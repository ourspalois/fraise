==> flow/design.v <==
package comparator_pkg;
    typedef enum logic[7:0] {min, max, inf, inf_or_eq, eq, sup_or_eq, sup, neq} comparator_intr_e;
endpackage
module additions #(parameter M = 8)
	(input logic [M-1:0] proba1, proba2,
	output logic [M-1:0] proba_out);
	logic [M:0] d1;
	logic [M-1:0] overflow;
	assign overflow = 8'b11111111;  
	assign d1 = proba1 + proba2;
	assign proba_out = d1[M] ? overflow : d1[M-1:0];
endmodule
module bot_logic_log #(parameter M = 8)  
(	
	input logic clk,
	input logic read_out, prog, read_mem, adr_0, inference_en,
	input logic [M-1:0] DATA, DATA_prev,
	output logic [M-1:0] DATA_next
);
	reg [M-1:0] reg_mem;
	logic [M-1:0] DATA_auth;
	always_ff @(posedge clk) begin
	if (prog || (read_mem && ~adr_0)) begin
		if (~(read_out)) reg_mem <= 8'b0;  
	end
	else if ((read_mem && adr_0) || inference_en) reg_mem <= DATA; 
	end
	assign DATA_auth = read_out ? reg_mem[M-1:0] : 8'b0;
	additions #(M) add(.proba1(DATA_auth), .proba2(DATA_prev), .proba_out(DATA_next));  
endmodule
Step by step through the tools: bot_logic_log --
Tool output for the design above, in the order of the flow. Line numbers count from 1 in the design file above. Operators carry their Yosys type and port widths (W data, S select, Z words). Not given: -
Inputs: top bot_logic_log, clock input clk, cell library sky130hd, timing corner tt_025C_1v80

Elaborated design --
Source: Yosys, flattened and elaborated, memories not mapped. Widths are those after wreduce. Registers that Yosys merges into a memory's read port (data or address) are not register bits. Print and check cells do not count. Equal cells are merged and count once.
Bit counts: elaborated cells 12, input port bits 22, register bits 8, output and inout port bits 8
Operators by class: reductions and logical operators 5, bitwise logic cells 1, mux-type cells 4, $add $sub $neg 1
Operators by type and width (count):
- $mux W8 | 4
- $add A8 B8 Y9 | 1
- $logic_and A1 B1 Y1 | 2
- $logic_or A1 B1 Y1 | 2
- $reduce_bool A2 Y1 | 1
- $not A1 Y1 | 1

Depth --
Yosys ltp: most cells in a row. Word level: on the elaborated netlist, between registers, memories and ports. Mapped: between sequential cells and ports; inverters and the memories' decode and read muxes count.
Logic depth: word-level depth 4, ABC_AREA 1, mapped depth 11, gate-level depth less buffers 10

Synthesis result --
The flow's flattened synthesis, as Yosys stat reports it; memories are mapped. The netlist is that of the ABC_AREA named above (0 if unset); the other value can give another one. The area totals of this step are shown rounded.
Mapped netlist: chip area (Yosys) 0.000846 mm², buffer cells 2, cells in the netlist 119, area of sequential cells 0.00024 mm², mapped flip-flops 8
Cells by type:
- sky130_fd_sc_hd__edfxtp_1 | count 8, total area 240.23 µm²
- sky130_fd_sc_hd__nand2_1 | count 36, total area 135.13 µm²
- sky130_fd_sc_hd__ha_1 | count 8, total area 100.096 µm²
- sky130_fd_sc_hd__inv_1 | count 25, total area 93.84 µm²
- sky130_fd_sc_hd__a21oi_1 | count 11, total area 55.053 µm²
- sky130_fd_sc_hd__nor2_1 | count 11, total area 41.29 µm²
- sky130_fd_sc_hd__nand3_2 | count 3, total area 30.029 µm²
- sky130_fd_sc_hd__nand3_1 | count 5, total area 25.024 µm²
- sky130_fd_sc_hd__fa_1 | count 1, total area 20.019 µm²
- sky130_fd_sc_hd__nor2_8 | count 1, total area 20.019 µm²
- sky130_fd_sc_hd__o21ai_4 | count 1, total area 16.266 µm²
- sky130_fd_sc_hd__nor2_4 | count 1, total area 11.261 µm²
- sky130_fd_sc_hd__o21ai_2 | count 1, total area 8.758 µm²
- sky130_fd_sc_hd__xnor2_1 | count 1, total area 8.758 µm²
- sky130_fd_sc_hd__xor2_1 | count 1, total area 8.758 µm²
- sky130_fd_sc_hd__buf_4 | count 1, total area 7.507 µm²
- sky130_fd_sc_hd__nand3b_1 | count 1, total area 7.507 µm²
- sky130_fd_sc_hd__nand2_2 | count 1, total area 6.256 µm²
Not listed: further types 2, cells in them 2.

Timing after synthesis --
OpenSTA on the mapped netlist: ideal clock, no wires. The path of least setup slack (recovery checks aside). Input and output delay are each 20% of the period. Register names are those of the netlist, which keeps one name where synthesis merged equal registers.
Path post-synthesis: path kind input -> output, start in read_out, end out DATA_next[5], path delay 1.377 ns, driving pins on the path 11, arrival time 1.885 ns, setup slack 0.147 ns, path buffers 1, input delay 0.508 ns, period 2.54 ns, external output delay 0.508 ns, data required time 2.032 ns, time at the first pin 0.508 ns, period reached after synthesis 2.393 ns
"path delay" is the arrival time less input delay plus setup time. At an output port there is no setup time. "driving pins on the path" counts driving pins, that of a launching flip-flop among them; a cell with two outputs on the path counts twice. "period reached after synthesis" = period - worst setup slack (recovery checks aside). The figure is calculated, with input and output delays left at 20% of the set period. Between the ends stands the longest chain of elaborated cells between them, by number of cells; it is not shown to be the way that was timed. Of several equally long chains one is given. A line is the first line of the expression or statement that the cell stems from. Yosys adds cells for indexed reads and writes and turns some case tables into memories.
Between the ends, post-synthesis: path through sky130_fd_sc_hd__clkbuf_1 > sky130_fd_sc_hd__nand2_1 > sky130_fd_sc_hd__inv_1 > sky130_fd_sc_hd__ha_1 > sky130_fd_sc_hd__fa_1 > sky130_fd_sc_hd__nand2_1 > sky130_fd_sc_hd__nand2_1 > sky130_fd_sc_hd__nand2_2 > sky130_fd_sc_hd__nor2_4 > sky130_fd_sc_hd__nor2_8 > sky130_fd_sc_hd__nand3_2, cells in the longest elaborated chain 3, elaborated cells on any way between the ends 3, classes of those cells add/sub: 1; mux: 2
RTL lines, path post-synthesis:
- start, declared | RTL line 16 | input logic read_out, prog, read_mem, adr_0, inference_en,
- $mux W8 | RTL line 28 | assign DATA_auth = read_out ? reg_mem[M-1:0] : 8'b0;
- $add A8 B8 Y9 | RTL line 10 | assign d1 = proba1 + proba2;
- $mux W8 | RTL line 11 | assign proba_out = d1[M] ? overflow : d1[M-1:0];
- end, declared | RTL line 18 | output logic [M-1:0] DATA_next

Worst path after layout --
Path of least setup slack in the final report of flow run B (OpenROAD, finished layout, wires in). Where an end is a register, its clock arrival counts in the times.
Path after layout: path kind input -> output, start in DATA_prev[3], end out DATA_next[7], time at the first pin 0.56 ns, data required time 2.23 ns, path buffers 3, input delay 0.56 ns, period 2.79 ns, driving pins on the path 9, external output delay 0.56 ns, arrival time 2.18 ns, setup slack 0.05 ns
Between the ends stands the longest chain of elaborated cells between them, by number of cells; it is not shown to be the way that was timed. Of several equally long chains one is given.
Between the ends, after layout: path through sky130_fd_sc_hd__clkdlybuf4s50_1 > sky130_fd_sc_hd__ha_4 > sky130_fd_sc_hd__or2_1 > sky130_fd_sc_hd__nand2_4 > sky130_fd_sc_hd__nor2_4 > sky130_fd_sc_hd__nor2_8 > sky130_fd_sc_hd__buf_6 > sky130_fd_sc_hd__nand3_2 > sky130_fd_sc_hd__buf_6, cells in the longest elaborated chain 2, elaborated cells on any way between the ends 2, source lines of those cells 2, classes of those cells add/sub: 1; mux: 1
RTL lines, path after layout:
- start, declared | RTL line 17 | input logic [M-1:0] DATA, DATA_prev,
- $add A8 B8 Y9 | RTL line 10 | assign d1 = proba1 + proba2;
- $mux W8 | RTL line 11 | assign proba_out = d1[M] ? overflow : d1[M-1:0];
- end, declared | RTL line 18 | output logic [M-1:0] DATA_next

Ticket comment

Design bot_logic_log on sky130hd. What follows are 2 stored runs of the flow, each under its own settings; their order means nothing. The constraints put input and output delay at 20% of the set period each and load the outputs with 0.01 pF.
"clock period achieved": clock period set for the run, less the worst setup slack. It is reckoned from that one timing run; input and output delays stay at 20% of the period that was set.
"worst path time" is the time allowed to the run's worst setup path (the clock period less input and output delay, where it has them) less its slack. Clock arrival times count: a late capture clock shortens it, a late launch clock lengthens it.
"total power of the final layout": no workload was simulated; the value follows from the tool's default switching activity.
Values from the reports are rounded here.

[flow run A] flow files
==> flow/run.sh <==
#!/bin/bash
# the make line also repeats the synthesis and layout settings of config.mk as NAME=value (left out here)
make -C /OpenROAD-flow-scripts/flow DESIGN_CONFIG=/design/flow/config.mk WORK_HOME=/design/flow/orfs CLKGATE_MAP_FILE= finish
==> flow/config.mk <==
export PLATFORM = sky130hd
export DESIGN_NAME = bot_logic_log
export DESIGN_NICKNAME = bot_logic_log
export VERILOG_FILES = /design/flow/design.v
export SDC_FILE = /design/flow/constraint.sdc
export NUM_CORES = 4
export LEC_CHECK = 0
export CAP_MARGIN = 20
export CORE_MARGIN = 2
export CORE_UTILIZATION = 72
export SLEW_MARGIN = 20
==> flow/constraint.sdc <==
create_clock -name core_clock -period 2.37 [get_ports {clk}]
set_input_delay 0.4740 -clock core_clock [delete_from_list [all_inputs] [get_ports {clk}]]
set_output_delay 0.4740 -clock core_clock [all_outputs]
set_load 0.01 [all_outputs]

[flow run A] result: did not finish, placement stopped with GPL-0301

[flow run B] flow files
==> flow/run.sh <==
#!/bin/bash
# the make line also repeats the synthesis and layout settings of config.mk as NAME=value (left out here)
make -C /OpenROAD-flow-scripts/flow DESIGN_CONFIG=/design/flow/config.mk WORK_HOME=/design/flow/orfs CLKGATE_MAP_FILE= finish
==> flow/config.mk <==
export PLATFORM = sky130hd
export DESIGN_NAME = bot_logic_log
export DESIGN_NICKNAME = bot_logic_log
export VERILOG_FILES = /design/flow/design.v
export SDC_FILE = /design/flow/constraint.sdc
export NUM_CORES = 4
export LEC_CHECK = 0
export ABC_AREA = 1
export CAP_MARGIN = 20
export CORE_MARGIN = 2
export CORE_UTILIZATION = 43
export PLACE_DENSITY = 0.41
export SLEW_MARGIN = 20
==> flow/constraint.sdc <==
create_clock -name core_clock -period 2.79 [get_ports {clk}]
set_input_delay 0.5580 -clock core_clock [delete_from_list [all_inputs] [get_ports {clk}]]
set_output_delay 0.5580 -clock core_clock [all_outputs]
set_load 0.01 [all_outputs]

[flow run B] result: smallest setup slack 0.050 ns; worst path time 1.62 ns; critical path kind input -> output; total power of the final layout 0.000558 W; post-route utilization 80.0%; mapped cell area after synthesis 0.000846 mm²; area inside the die boundary 0.00234 mm²; clock period achieved 2.740 ns
